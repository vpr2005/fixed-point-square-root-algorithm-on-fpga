==> flow/design.v <==
module fixed_sqrt #(
  parameter WIDTH = 16,
  parameter FRAC  = 8
)(
  input  wire clk,
  input  wire rst,
  input  wire start,
  input  wire [WIDTH-1:0] x_in,
  output reg  [WIDTH-1:0] sqrt_out,
  output reg  done
);
  reg [2*WIDTH-1:0] rem;
  reg [WIDTH-1:0] root;
  reg [5:0] iter;
  reg running;
  wire [WIDTH-1:0] x_ext = x_in;
  always @(posedge clk or posedge rst) begin
    if (rst) begin
      rem <= 0;
      root <= 0;
      iter <= 0;
      sqrt_out <= 0;
      done <= 0;
      running <= 0;
    end else begin
      if (start && !running) begin
        rem <= { {(WIDTH){1'b0}}, x_ext };  
        root <= 0;
        iter <= WIDTH;  
        done <= 0;
        running <= 1;
      end else if (running) begin
        if (iter > 0) begin
          rem <= rem << 2;
          if (rem >= ({root, 2'b01} << (WIDTH-1))) begin
            rem <= rem - ({root, 2'b01} << (WIDTH-1));
            root <= (root << 1) | 1'b1;
          end else begin
            root <= (root << 1);
          end
          iter <= iter - 1;
        end else begin
          sqrt_out <= root;
          done <= 1;
          running <= 0;
        end
      end
    end
  end
endmodule
## Step by step through the tools: fixed_sqrt

Tool output for the design above, in the order of the flow.
Lines are those of the file above, counted from 1.
Operators: Yosys type, input widths -> output width; for muxes data width and select width s.
Cell names lack the library's common part.
The mark n/a stands for no value.

| inputs | value |
|---|---|
| top | fixed_sqrt |
| clock input | clk |
| standard-cell library | sky130hd |
| corner | tt_025C_1v80 |

## After elaboration

Yosys after proc, flatten, opt, wreduce and memory -nomap, before mapping. Memory bits, and registers merged into a memory's read port (data or address), are not among the register bits. Print and check cells are not counted. Equal cells are merged and count once.

| bit counts | value |
|---|---|
| elaborated cells | 37 |
| bits of input ports | 19 |
| flip-flop bits (word level) | 72 |

| cells by class | value |
|---|---|
| equality and inequality tests | 1 |
| mux-type cells | 17 |
| bitwise logic cells | 2 |
| reduce/logical cells | 7 |
| add/subtract/negate cells | 2 |
| magnitude comparators | 2 |

Operators with widths:

| cell | number |
|---|---|
| $mux 32 | 4 |
| $mux 16 | 3 |
| $sub 32x32->32 | 1 |
| $ge 32x32->1 | 1 |
| $mux 6 | 3 |
| $mux 1 | 7 |
| $sub 6x1->6 const B | 1 |
| $gt 6x1->1 const B | 1 |
| $reduce_and 2->1 | 2 |
| $reduce_bool 2->1 | 2 |
| $reduce_and 3->1 | 1 |
| $not 1->1 | 2 |
| $ne 2x2->1 const B | 1 |
| $logic_and 1x1->1 | 1 |
| $logic_not 1->1 | 1 |

## Depth

Depth = most cells in a row (Yosys ltp): at word level without a register or memory, in the mapped netlist without a sequential cell, where the memories' decode and read muxes count.

| depth | value |
|---|---|
| depth after elaboration | 5 |
| ABC_AREA | 0 |
| depth in mapped cells | 10 |

## Mapped cells and area

Source: synth_stat.txt of the flow (Yosys; design flattened, memories mapped). It holds for the ABC_AREA given above (unset counts as 0); a run with the other value may have another netlist.

| synthesis totals | value |
|---|---|
| cells in the netlist | 426 |
| sequential part of the area | 1801.7 µm² |
| flip-flops | 72 |
| mapped area | 3953.8 µm² |
| buffer cells | 19 |

Cells by type:

| cell type | number | area in all (µm²) |
|---|---|---|
| dfrtp_1 | 72 | 1.8E+03 |
| ha_1 | 18 | 225.216 |
| nand2_1 | 54 | 202.694 |
| o21ai_0 | 36 | 180.173 |
| inv_1 | 33 | 123.869 |
| nand3_1 | 23 | 115.11 |
| o221ai_1 | 12 | 105.101 |
| o21ai_1 | 17 | 85.082 |
| a222oi_1 | 8 | 80.077 |
| and3_1 | 12 | 75.072 |
| a21oi_1 | 13 | 65.062 |
| nor3_1 | 13 | 65.062 |
| xor2_1 | 7 | 61.309 |
| a221o_1 | 6 | 60.058 |
| nor2_1 | 15 | 56.304 |
| xnor2_1 | 6 | 52.55 |
| clkbuf_1 | 12 | 45.043 |
| a21o_1 | 5 | 37.536 |

Not listed: further types 34, cells in them 64.

## Path before layout

OpenSTA on the mapped netlist: ideal clock, no wires. The path of least setup slack (recovery checks aside). Input and output delay are each 20% of the period. Register names are those of the netlist, which keeps one name where synthesis merged equal registers.

| timing path post-synthesis | value |
|---|---|
| path kind | reg-to-reg |
| start | register rem[23] |
| end | register rem[30] |
| path delay | 2.404 ns |
| setup time | 0.137 ns |
| clock period | 4.09 ns |
| stages | 10 |
| required time | 3.953 ns |
| time at the first pin | 0.000 ns |
| arrival | 2.267 ns |
| setup slack | 1.686 ns |
| path buffers | 2 |
| period reached after synthesis | 2.404 ns |

"path delay" = arrival - input delay + setup time.
"stages" counts driving pins, that of a launching flip-flop among them; a cell with two outputs on the path counts twice.
"period reached after synthesis" = period - worst setup slack (recovery checks aside). The figure is calculated, with input and output delays left at 20% of the set period.
The rows between start and end are the longest chain of elaborated cells between them; the timing report does not say that the signal goes this way. Where chains are equally long, one stands for them.
Each line given opens the expression or statement behind the cell; cells for indexed reads and writes are added by Yosys, which also makes memories of some case tables.
A register here has more assigning lines than the two given.

| between the ends, post-synthesis | value |
|---|---|
| cells stage by stage | dfrtp_1 ha_1 a21oi_2 o211a_1 or3_4 and3_4 buf_6 buf_6 a222oi_1 o31ai_1 |
| length of the longest elaborated chain | 5 |

RTL lines, path post-synthesis:

| what | line | text |
|---|---|---|
| start, declared | 12 | `reg [2*WIDTH-1:0] rem;` |
| start, assigned | 27 | `rem <= { {(WIDTH){1'b0}}, x_ext };` |
| start, assigned | 34 | `rem <= rem << 2;` |
| $sub 32x32->32 | 36 | `rem <= rem - ({root, 2'b01} << (WIDTH-1));` |
| $mux 32 | 35 | `if (rem >= ({root, 2'b01} << (WIDTH-1))) begin` |
| $mux 32 | 33 | `if (iter > 0) begin` |
| $mux 32 | 32 | `end else if (running) begin` |
| $mux 32 | 26 | `if (start && !running) begin` |
| end, assigned | 27 |  |
| end, assigned | 34 |  |
| end, declared | 12 |  |

## Timing after layout

From the final timing report of record 1: the path of least setup slack in the routed layout; clock arrival at registers is part of the times.

| timing path after layout | value |
|---|---|
| path kind | reg-to-reg |
| start | register rem[29] |
| end | register rem[6] |
| required time | 4.47 ns |
| setup slack | 1.66 ns |
| arrival | 2.81 ns |
| path buffers | 1 |
| clock period | 4.27 ns |
| stages | 8 |
| time at the first pin | 0.33 ns |
| setup time | 0.13 ns |

The rows between start and end are the longest chain of elaborated cells between them; the timing report does not say that the signal goes this way. Where chains are equally long, one stands for them.
A register here has more assigning lines than the two given.

| between the ends, after layout | value |
|---|---|
| cells stage by stage | dfrtp_1 ha_1 a21oi_1 o21a_1 nand3_1 o21ai_1 buf_4 o21ai_1 |
| length of the longest elaborated chain | 5 |

RTL lines, path after layout:

| what | line | text |
|---|---|---|
| start, declared | 12 | `reg [2*WIDTH-1:0] rem;` |
| start, assigned | 27 | `rem <= { {(WIDTH){1'b0}}, x_ext };` |
| start, assigned | 34 | `rem <= rem << 2;` |
| $ge 32x32->1 | 35 | `if (rem >= ({root, 2'b01} << (WIDTH-1))) begin` |
| $mux 32 | 35 |  |
| $mux 32 | 33 | `if (iter > 0) begin` |
| $mux 32 | 32 | `end else if (running) begin` |
| $mux 32 | 26 | `if (start && !running) begin` |
| end, assigned | 27 |  |
| end, assigned | 34 |  |
| end, declared | 12 |  |

Lab notebook: fixed_sqrt

Below are 2 stored runs of the flow (Yosys, OpenROAD; platform sky130hd) on fixed_sqrt, each with its settings and what was measured, unordered. Constraints: input delay and output delay 20% of the set period each, output load 0.01 pF.
"achieved period" = clock period - worst setup slack. The figure is calculated, with input and output delays left at 20% of the set period.
By "time of the worst setup path" is meant the share of the clock period that the worst setup path is allowed (20% is reserved at inputs, 20% at outputs), minus its slack. Clock arrival times at its registers enter into it.

#### Record 1

| setting | value |
|---|---|
| period_ns | `4.27` |
| CORE_UTILIZATION | `30` |
| SETUP_SLACK_MARGIN | `1.02` |
| PLACE_DENSITY_LB_ADDON | `0.12` |
| HOLD_SLACK_MARGIN | `0.28` |
| CORE_MARGIN | `2` |
| CELL_PAD_IN_SITES_GLOBAL_PLACEMENT | `3` |
| ABC_AREA | `0` |
| GPL_ROUTABILITY_DRIVEN | `1` |
| CTS_CLUSTER_SIZE | `68` |
| CTS_CLUSTER_DIAMETER | `285` |
| MIN_ROUTING_LAYER | `met1` |
| CAP_MARGIN | `20` |
| SLEW_MARGIN | `20` |

| result | value |
|---|---|
| mapped cell area after synthesis | 3953.8 µm² |
| full die area | 14113.4 µm² |
| std-cell area (final layout) | 4814.6 µm² |
| post-route utilization | 37.8% |
| setup slack of the worst path | 1.660 ns |
| sum of negative setup slack | 0.000 ns |
| worst hold slack in the final report | 0.470 ns |
| achieved period | 2.610 ns |
| time of the worst setup path | 2.61 ns |
| type of the worst setup path | reg-to-reg |

#### Record 2

| setting | value |
|---|---|
| period_ns | `3.38` |
| CORE_UTILIZATION | `66` |
| SETUP_SLACK_MARGIN | `0.88` |
| PLACE_DENSITY_LB_ADDON | `0.01` |
| CORE_ASPECT_RATIO | `0.56` |
| CORE_MARGIN | `10` |
| ABC_AREA | `1` |
| CTS_CLUSTER_SIZE | `99` |
| CTS_CLUSTER_DIAMETER | `97` |
| CAP_MARGIN | `5` |
| SLEW_MARGIN | `20` |

| result | value |
|---|---|
| mapped cell area after synthesis | 4240.3 µm² |
| full die area | 10166.3 µm² |
| std-cell area (final layout) | 4954.8 µm² |
| post-route utilization | 81.3% |
| setup slack of the worst path | 1.014 ns |
| sum of negative setup slack | 0.000 ns |
| worst hold slack in the final report | 0.481 ns |
| achieved period | 2.366 ns |
| time of the worst setup path | 2.37 ns |
| type of the worst setup path | reg-to-reg |
